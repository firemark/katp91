==> flow/design.v <==
module DoubleRegisters(
        clk,
        bus_in, bus_out1, bus_out2,
        num1, num2,
        cs_h_in, cs_l_in, cs_16_in,
        cs_h_out1, cs_l_out1, cs_16_out1,
        cs_h_out2, cs_l_out2, cs_16_out2);
    input [15:0] bus_in;
    output reg [15:0] bus_out1, bus_out2;
    input [1:0] num1, num2;
    input cs_h_in, cs_l_in, cs_16_in;
    input cs_h_out1, cs_l_out1, cs_16_out1;
    input cs_h_out2, cs_l_out2, cs_16_out2;
    input clk;
    (* ram_style="block" *)
    reg [7:0] store_h[3:0]  ;
    (* ram_style="block" *)
    reg [7:0] store_l[3:0]  ;
    always @ (posedge clk)
        if (cs_h_out1)
            bus_out1 <= {8'h00, store_h[num1]};
        else if (cs_l_out1)
            bus_out1 <= {8'h00, store_l[num1]};
        else if (cs_16_out1)
            bus_out1 <= {store_h[num1], store_l[num1]};
        else
            bus_out1 <= 16'bz;
    always @ (posedge clk)
        if (cs_h_out2)
            bus_out2 <= {8'h00, store_h[num2]};
        else if (cs_l_out2)
            bus_out2 <= {8'h00, store_l[num2]};
        else if (cs_16_out2)
            bus_out2 <= {store_h[num2], store_l[num2]};
        else
            bus_out2 <= 16'bz;  
    always @(posedge clk)
        if (cs_h_in)
            store_h[num1] <= bus_in[7:0];
        else if (cs_16_in) begin
            store_h[num1] <= bus_in[15:8];
        end
    always @(posedge clk)
        if (cs_l_in)
            store_l[num1] <= bus_in[7:0];
        else if (cs_16_in) begin
            store_l[num1] <= bus_in[7:0];
        end
endmodule
* Reports on DoubleRegisters
The steps from the RTL of DoubleRegisters to its reports follow in flow order. Line numbers count from 1 in the design file above. Operators carry their Yosys type and port widths (W data, S select, Z words). A cell with -- has no value.
Set-up: design top DoubleRegisters, clock clk, library sky130hd, corner tt_025C_1v80

* Word-level counts
Source: Yosys, flattened and elaborated, memories not mapped. Widths are those after wreduce. Registers that Yosys merges into a memory's read port (data or address) are not register bits. Print and check cells do not count. Equal cells are merged and count once. Memory sizes are those after Yosys's memory passes, which may raise the word count (mostly to a power of two), join words into wider ones and drop unused or constant bits.
Bit counts: bits in registers 32, bits in writable memories 64, memories 2, input bits 30, output and inout port bits 32
Operators by class: mux-type cells 19, bitwise logic cells 2, reduce/logical cells 2
Memories:
- store_h | depth 4, bits a word 8, read ports 2, write ports 1, line 16 | reg [7:0] store_h[3:0]  ;
- store_l | depth 4, bits a word 8, read ports 2, write ports 1, line 18 | reg [7:0] store_l[3:0]  ;
Operators by type and width (number):
- $mux W8 | 12
- $mux W16 | 2
- $mux W1 | 5
- $reduce_or A2 Y1 | 2
- $or A1 B1 Y1 | 2

* Depth
Longest topological path by Yosys (ltp), each cell counted once; first at word level (registers and memories cut), then after technology mapping (sequential cells cut; the memories' decode and read muxes count).
Depth: depth in word-level cells 3, ABC_AREA 0, depth in mapped cells 6, gate-level depth less buffers 3

* After synthesis
The flow's flattened synthesis, as Yosys stat reports it; memories are mapped. The netlist is that of the ABC_AREA named above (0 if unset); the other value can give another one. The area totals of this step are shown rounded.
Cells by type:
- sky130_fd_sc_hd__edfxtp_1 | number 64, area in all 1.92E+03 µm²
- sky130_fd_sc_hd__dfxtp_1 | number 32, area in all 640.614 µm²
- sky130_fd_sc_hd__mux4_2 | number 18, area in all 405.389 µm²
- sky130_fd_sc_hd__mux4_1 | number 14, area in all 367.853 µm²
- sky130_fd_sc_hd__mux2_2 | number 16, area in all 180.173 µm²
- sky130_fd_sc_hd__mux2i_1 | number 16, area in all 160.154 µm²
- sky130_fd_sc_hd__nor2b_1 | number 16, area in all 100.096 µm²
- sky130_fd_sc_hd__a21o_1 | number 8, area in all 60.058 µm²
- sky130_fd_sc_hd__o22ai_1 | number 8, area in all 50.048 µm²
- sky130_fd_sc_hd__buf_6 | number 4, area in all 45.043 µm²
- sky130_fd_sc_hd__buf_2 | number 6, area in all 30.029 µm²
- sky130_fd_sc_hd__nor2_1 | number 8, area in all 30.029 µm²
- sky130_fd_sc_hd__nand2b_1 | number 4, area in all 25.024 µm²
- sky130_fd_sc_hd__or2_2 | number 3, area in all 18.768 µm²
- sky130_fd_sc_hd__buf_4 | number 2, area in all 15.014 µm²
- sky130_fd_sc_hd__clkbuf_1 | number 4, area in all 15.014 µm²
- sky130_fd_sc_hd__nor3_1 | number 2, area in all 10.01 µm²
- sky130_fd_sc_hd__buf_1 | number 1, area in all 3.754 µm²
- sky130_fd_sc_hd__nand2_1 | number 1, area in all 3.754 µm²
Synthesis totals: standard cells after synthesis 227, synthesis area 4100 µm², flip-flops 96

* Timing after synthesis
Path of least setup slack by OpenSTA after synthesis, without wires, with an ideal clock, recovery checks aside; 20% of the period is set as input and as output delay. Where synthesis merged equal registers, the netlist keeps one of their names.
Timing path after synthesis: kind input-to-reg, start point in num1[0], end point mem store_h[0][0], period 2.18 ns, external input delay 0.436 ns, setup time 0.383 ns, launch time at the first pin 0.436 ns, data arrival time 1.442 ns, data required time 1.797 ns, path slack 0.355 ns, delay of the path 1.389 ns, driving pins on the path 3, period reached after synthesis 1.825 ns
"delay of the path" = arrival - input delay + setup time. "driving pins on the path": output pins that drive a net of the path, with the launching flip-flop's if there is one; two outputs of one cell count as two. "period reached after synthesis" = period - worst setup slack (recovery checks aside). The figure is calculated, with input and output delays left at 20% of the set period.
Between the ends, after synthesis: path through sky130_fd_sc_hd__buf_4 > sky130_fd_sc_hd__buf_2 > sky130_fd_sc_hd__nor3_1, cells in the longest elaborated chain 0, elaborated cells between the ends (all ways) 0
RTL lines, path after synthesis:
- start, declared | line 10 | input [1:0] num1, num2;
- end, declared | line 16 | reg [7:0] store_h[3:0]  ;

* Worst path after layout
Path of least setup slack in the final report of job 1 (OpenROAD, finished layout, wires in). Where an end is a register, its clock arrival counts in the times.
Timing path post-layout: kind input-to-reg, start point in num1[1], end point reg bus_out1[7], period 2.09 ns, external input delay 0.42 ns, setup time 0.10 ns, launch time at the first pin 0.42 ns, data arrival time 1.99 ns, data required time 2.33 ns, path slack 0.34 ns, driving pins on the path 4
Between the ends stands the longest chain of elaborated cells between them, by number of cells; it is not shown to be the way that was timed. Of several equally long chains one is given. Each line given opens the expression or statement behind the cell; cells for indexed reads and writes are added by Yosys, which also makes memories of some case tables. A memory read counts as a cell of the chain, while the word-level depth stops at memories. At most two assigning lines are given for a register; there are more.
Between the ends, post-layout: path through sky130_fd_sc_hd__clkdlybuf4s50_1 > sky130_fd_sc_hd__buf_12 > sky130_fd_sc_hd__mux4_1 > sky130_fd_sc_hd__mux2_2, cells in the longest elaborated chain 4, elaborated cells between the ends (all ways) 5, those cells by class 3 x mux; 2 x memory
RTL lines, path post-layout:
- start, declared | line 10 | input [1:0] num1, num2;
- $mem_v2 Z4 W8 | line 18 | reg [7:0] store_l[3:0]  ;
- $mux W16 | line 24 | else if (cs_16_out1)
- $mux W8 | line 22 | else if (cs_l_out1)
- $mux W8 | line 20 | if (cs_h_out1)
- end, assigned | line 21 | bus_out1 <= {8'h00, store_h[num1]};
- end, assigned | line 23 | bus_out1 <= {8'h00, store_l[num1]};
- end, declared | line 9 | output reg [15:0] bus_out1, bus_out2;

Subject: flow runs of DoubleRegisters

Hi,

Measured results for DoubleRegisters: 2 stored runs of the Yosys and OpenROAD flow on sky130hd. The settings differ; the order carries no meaning. The constraints put input and output delay at 20% of the set period each and load the outputs with 0.01 pF.
"period achieved" is the run's clock period less its worst setup slack. It is reckoned from that one timing run; input and output delays stay at 20% of the period that was set.
By "critical path time" is meant the share of the clock period that the worst setup path is allowed (20% is reserved at inputs, 20% at outputs), minus its slack. Clock arrival times at its registers enter into it.
"total power after layout" is the tool's figure for a default switching activity; nothing was simulated.
The results are shown rounded.

[job 1] flow files
==> flow/run.sh <==
#!/bin/bash
# the make line also repeats the synthesis and layout settings of config.mk as NAME=value (left out here)
make -C /OpenROAD-flow-scripts/flow DESIGN_CONFIG=/design/flow/config.mk WORK_HOME=/design/flow/orfs CLKGATE_MAP_FILE= finish
==> flow/config.mk <==
export PLATFORM = sky130hd
export DESIGN_NAME = DoubleRegisters
export DESIGN_NICKNAME = DoubleRegisters
export VERILOG_FILES = /design/flow/design.v
export SDC_FILE = /design/flow/constraint.sdc
export NUM_CORES = 4
export LEC_CHECK = 0
export CAP_MARGIN = 20
export CORE_MARGIN = 2
export CORE_UTILIZATION = 40
export SETUP_SLACK_MARGIN = -0.08
export SLEW_MARGIN = 20
==> flow/constraint.sdc <==
create_clock -name core_clock -period 2.09 [get_ports {clk}]
set_input_delay 0.4180 -clock core_clock [delete_from_list [all_inputs] [get_ports {clk}]]
set_output_delay 0.4180 -clock core_clock [all_outputs]
set_load 0.01 [all_outputs]

[job 1] result: standard-cell area after routing 5200 µm²; total power after layout 3900 µW; Yosys chip area after synthesis 4100 µm²; period achieved 1.747 ns; post-route worst hold slack 0.68 ns; utilization after layout 52 %; critical path time 1.33 ns; critical path type input-to-reg; setup TNS 0.000 ns; worst slack on setup checks 0.34 ns; area inside the die boundary 11000 µm²

[job 2] flow files
==> flow/run.sh <==
#!/bin/bash
# the make line also repeats the synthesis and layout settings of config.mk as NAME=value (left out here)
make -C /OpenROAD-flow-scripts/flow DESIGN_CONFIG=/design/flow/config.mk WORK_HOME=/design/flow/orfs CLKGATE_MAP_FILE= finish
==> flow/config.mk <==
export PLATFORM = sky130hd
export DESIGN_NAME = DoubleRegisters
export DESIGN_NICKNAME = DoubleRegisters
export VERILOG_FILES = /design/flow/design.v
export SDC_FILE = /design/flow/constraint.sdc
export NUM_CORES = 4
export LEC_CHECK = 0
export CAP_MARGIN = 20
export CELL_PAD_IN_SITES_GLOBAL_PLACEMENT = 3
export CORE_ASPECT_RATIO = 0.88
export CORE_MARGIN = 4
export CORE_UTILIZATION = 16
export CTS_CLUSTER_DIAMETER = 23
export GPL_ROUTABILITY_DRIVEN = 1
export GPL_TIMING_DRIVEN = 0
export HOLD_SLACK_MARGIN = 0.05
export MIN_ROUTING_LAYER = met1
export PLACE_DENSITY = 0.62
export SLEW_MARGIN = 20
export TNS_END_PERCENT = 55
==> flow/constraint.sdc <==
create_clock -name core_clock -period 2.18 [get_ports {clk}]
set_input_delay 0.4360 -clock core_clock [delete_from_list [all_inputs] [get_ports {clk}]]
set_output_delay 0.4360 -clock core_clock [all_outputs]
set_load 0.01 [all_outputs]

[job 2] result: standard-cell area after routing 5400 µm²; total power after layout 4100 µW; Yosys chip area after synthesis 4100 µm²; period achieved 2.115 ns; post-route worst hold slack 0.61 ns; utilization after layout 22 %; critical path time 1.68 ns; critical path type input-to-reg; setup TNS 0.000 ns; worst slack on setup checks 0.065 ns; area inside the die boundary 28000 µm²

Regards
