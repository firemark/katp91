==> flow/design.v <==
module Gpu(clk, reset, data_bus, address_bus, w, r, hs, vs, color);
    input clk  ;
    input reset;
    input w, r;
    inout [15:0] data_bus;
    input [7:0] address_bus;
    output reg hs, vs;
    output reg [7:0] color;
    reg [10:0] row;
    reg [10:0] line;
    reg [7:0] bar;
    (* ram_style="block" *)
    reg [15:0] sprites[11:0]  ;
    (* ram_style="block" *)
    reg [7:0] tiles[8:0]  ;
    reg [15:0] data_bus_out;
    assign data_bus = r ? data_bus_out : 16'bz;
    initial begin
        row = 0;
        line = 0;
    end
    task draw_line;
    begin
        if (row < 16) begin
            color <= 8'b00000000;
            hs <= 1'b0;
        end else if(row < 16 + 96) begin
            color <= 8'b00000000;
            hs <= 1'b1;
        end else if(row < 16 + 96 + 48) begin
            color <= 8'b00000000;
            hs <= 1'b0;
        end else
            color <= bar[row % 8];
    end endtask
    always @(posedge clk, posedge reset) begin
          if (reset) begin
            row <= 0;
            line <= 0;
          end else begin
              row <= row + 1;
              if (row == 800) begin
                    line <= line + 1;
                    row <= 0;
              end
              if (line < 10) begin
                    color <= 8'b00000000;
                    vs <= 1'b0;
              end else if (line < 10 + 2) begin
                    color <= 8'b00000000;
                    vs <= 1'b1;
              end else if (line < 10 + 2 + 33) begin
                    color <= 8'b00000000;
                    vs <= 1'b0;
              end else if (line < 10 + 2 + 33 + 480) begin
                    draw_line();
              end else begin
                    line <= 0;
              end 
          end
    end
endmodule
[Reports on Gpu]
Tool output for the design above, in the order of the flow.
Lines are those of the file above, counted from 1.
The mark n/a stands for no value.
Inputs
  top: Gpu
  clock port: clk
  cell library: sky130hd
  corner: tt_025C_1v80

[Word-level counts]
Yosys after proc, flatten, opt, wreduce and memory -nomap, before mapping. Memory bits, and registers merged into a memory's read port (data or address), are not among the register bits. Print and check cells are not counted.
Word-level totals
  register bits after elaboration: 32
  word-level cells: 42
  output and inout port bits: 26
  bits of input ports: 12
Operators by class
  eq/ne operators: 1
  magnitude comparators: 7
  reduce/logical cells: 7
  bitwise operators: 4
  $add $sub $neg: 2
  shift-type cells: 1
  mux-type cells: 15
Operators by type and width (number)
  11-bit two-way mux: 6
  11-bit by 1-bit adder with 11-bit output with constant B: 2
  11-bit by 4-bit less-than comparator with 1-bit output with constant B: 2
  16-bit two-way mux: 1
  11-bit by 10-bit less-than comparator with 1-bit output with constant B: 1
  11-bit by 10-bit equality test with 1-bit output with constant B: 1
  11-bit by 5-bit less-than comparator with 1-bit output with constant B: 1
  11-bit by 6-bit less-than comparator with 1-bit output with constant B: 1
  11-bit by 7-bit less-than comparator with 1-bit output with constant B: 1
  11-bit by 8-bit less-than comparator with 1-bit output with constant B: 1
  8-bit by 4-bit indexed select with 1-bit output: 1
  8-bit two-way mux: 1
  1-bit two-way mux: 7
  3-bit nonzero test: 2
  6-bit AND reduction: 1
  1-bit inverter: 4
  2-bit AND reduction: 2
  4-bit nonzero test: 1
  3-bit OR reduction: 1

[Longest topological paths]
Depth = most cells in a row (Yosys ltp): at word level without a register or memory, in the mapped netlist without a sequential cell, where the memories' decode and read muxes count.
Logic depth
  word-level depth: 6
  ABC_AREA: 1
  mapped depth: 9
  gate-level depth less buffers: 8

[Mapped cells and area]
The flow's flattened synthesis, as Yosys stat reports it; memories are mapped. The netlist is that of the ABC_AREA named above (0 if unset); the other value can give another one.
Cell types
  sky130_fd_sc_hd__dfrtp_1: number 22, area in all 550.528 um2
  sky130_fd_sc_hd__buf_4: number 27, area in all 202.694 um2
  sky130_fd_sc_hd__nand2_1: number 52, area in all 195.187 um2
  sky130_fd_sc_hd__inv_1: number 29, area in all 108.854 um2
  sky130_fd_sc_hd__xor2_1: number 8, area in all 70.067 um2
  sky130_fd_sc_hd__edfxtp_1: number 2, area in all 60.058 um2
  sky130_fd_sc_hd__nor2_1: number 16, area in all 60.058 um2
  sky130_fd_sc_hd__a21oi_1: number 11, area in all 55.053 um2
  sky130_fd_sc_hd__nand3_1: number 11, area in all 55.053 um2
  sky130_fd_sc_hd__ha_1: number 3, area in all 37.536 um2
  sky130_fd_sc_hd__nand4_1: number 4, area in all 25.024 um2
  sky130_fd_sc_hd__nor3_1: number 5, area in all 25.024 um2
  sky130_fd_sc_hd__nor3_2: number 2, area in all 20.019 um2
  sky130_fd_sc_hd__o21ai_0: number 4, area in all 20.019 um2
  sky130_fd_sc_hd__or2_2: number 3, area in all 18.768 um2
  sky130_fd_sc_hd__nor3b_1: number 2, area in all 15.014 um2
  sky130_fd_sc_hd__nor2_2: number 2, area in all 12.512 um2
  sky130_fd_sc_hd__buf_6: number 1, area in all 11.261 um2
Other cell types: 7; their cells: 9.
Mapped netlist
  mapped flip-flops: 24
  mapped area: 1592.8 um2
  buffer cells: 29
  cell count: 213
  sequential area: 610.6 um2

[Path before layout]
Source: OpenSTA report_checks on the synthesized netlist (no wires, ideal clock, input and output delay 20% of the period each), path of least setup slack; recovery checks are left aside. Register names are those of the netlist, which keeps one name where synthesis merged equal registers.
Timing after synthesis
  path kind: input to register
  from: in reset
  to: reg hs
  setup time: 0.314 ns
  required time: 3.106 ns
  stages: 3
  arrival time: 1.565 ns
  clock period: 3.42 ns
  launch time at the first pin: 0.684 ns
  path delay: 1.195 ns
  buffers on the path: 0
  external input delay: 0.684 ns
  slack: 1.540 ns
  period reached after synthesis: 1.88 ns
"path delay" = arrival - input delay + setup time.
"stages": output pins that drive a net of the path, with the launching flip-flop's if there is one; two outputs of one cell count as two.
"period reached after synthesis" is the clock period less the worst setup slack; recovery checks do not enter. This is arithmetic on one report: input and output delays are still those of the set period (20% each).
Between the ends stands the longest chain of elaborated cells between them, by number of cells; it is not shown to be the way that was timed. Of several equally long chains one is given.
A line is the first line of the expression or statement that the cell stems from. Yosys adds cells for indexed reads and writes and turns some case tables into memories.
Between the ends, after synthesis
  path through: sky130_fd_sc_hd__inv_1 sky130_fd_sc_hd__o211ai_1 sky130_fd_sc_hd__nor3b_1
  length of the longest elaborated chain: 2
  elaborated cells on any way between the ends: 2
  RTL lines with such cells: 0
  classes of those cells: 1 x logic; 1 x reduce/logical
Ends and longest elaborated chain, after synthesis
  from (decl): RTL line 3  | input reset;
  1-bit inverter
  6-bit AND reduction
  to (decl): RTL line 7  | output reg hs, vs;

[Path in the finished layout]
From the final timing report of record 1: the path of least setup slack in the routed layout; clock arrival at registers is part of the times.
Timing after layout
  path kind: input to register
  from: in reset
  to: reg hs
  slack: 1.46 ns
  stages: 5
  arrival time: 1.80 ns
  buffers on the path: 2
  external input delay: 0.66 ns
  setup time: 0.30 ns
  clock period: 3.29 ns
  required time: 3.26 ns
  launch time at the first pin: 0.66 ns
Between the ends stands the longest chain of elaborated cells between them, by number of cells; it is not shown to be the way that was timed. Of several equally long chains one is given.
Between the ends, after layout
  path through: sky130_fd_sc_hd__clkdlybuf4s50_1 sky130_fd_sc_hd__inv_1 sky130_fd_sc_hd__buf_4 sky130_fd_sc_hd__o211ai_1 sky130_fd_sc_hd__nor3b_1
  length of the longest elaborated chain: 2
  elaborated cells on any way between the ends: 2
  RTL lines with such cells: 0
  classes of those cells: 1 x logic; 1 x reduce/logical
Ends and longest elaborated chain, after layout
  from (decl): RTL line 3  | input reset;
  1-bit inverter
  6-bit AND reduction
  to (decl): RTL line 7  | output reg hs, vs;

FLOW RESULTS
============

Measured results for Gpu: 2 stored runs of the Yosys and OpenROAD flow on sky130hd. The settings differ; the order carries no meaning. The constraints put input and output delay at 20% of the set period each and load the outputs with 0.01 pF.
"worst setup path time (ns)" = time allowed to the worst setup path (clock period - input delay - output delay, where it has them) - its slack; a late launch clock adds to it, a late capture clock takes from it.
"finish__power__total": no workload was simulated; the value follows from the tool's default switching activity.

settings of record 1
{
  "period_ns": 3.29,
  "CORE_UTILIZATION": 54,
  "SETUP_SLACK_MARGIN": 0.59,
  "PLACE_DENSITY_LB_ADDON": 0.16,
  "CORE_ASPECT_RATIO": 0.55,
  "CORE_MARGIN": 5,
  "TNS_END_PERCENT": 70,
  "ABC_AREA": 1,
  "GPL_TIMING_DRIVEN": 1,
  "CTS_CLUSTER_SIZE": 73,
  "CTS_CLUSTER_DIAMETER": 355,
  "CAP_MARGIN": 30,
  "MIN_ROUTING_LAYER": "met1",
  "SLEW_MARGIN": 20
}
report of record 1
yosys chip area after synthesis (um^2): 1592.8
finish__design__die__area: 4184.4
finish__design__instance__area__stdcell: 1596.5
finish__design__instance__utilization: 0.5732
finish__timing__setup__ws: 1.457
finish__timing__setup__tns: 0.000
finish__timing__hold__ws: 0.570
finish__power__total: 5.053e-04
worst setup path time (ns): 1.18
worst setup path kind: input to register

settings of record 2
{
  "period_ns": 2.13,
  "CORE_UTILIZATION": 69,
  "CAP_MARGIN": 20,
  "CORE_MARGIN": 2,
  "SLEW_MARGIN": 20
}
report of record 2
yosys chip area after synthesis (um^2): 1465.2
finish__design__die__area: 2508.0
finish__design__instance__area__stdcell: 1524.0
finish__design__instance__utilization: 0.7689
finish__timing__setup__ws: 0.085
finish__timing__setup__tns: 0.000
finish__timing__hold__ws: 0.489
finish__power__total: 7.092e-04
worst setup path time (ns): 2.04
worst setup path kind: register to register
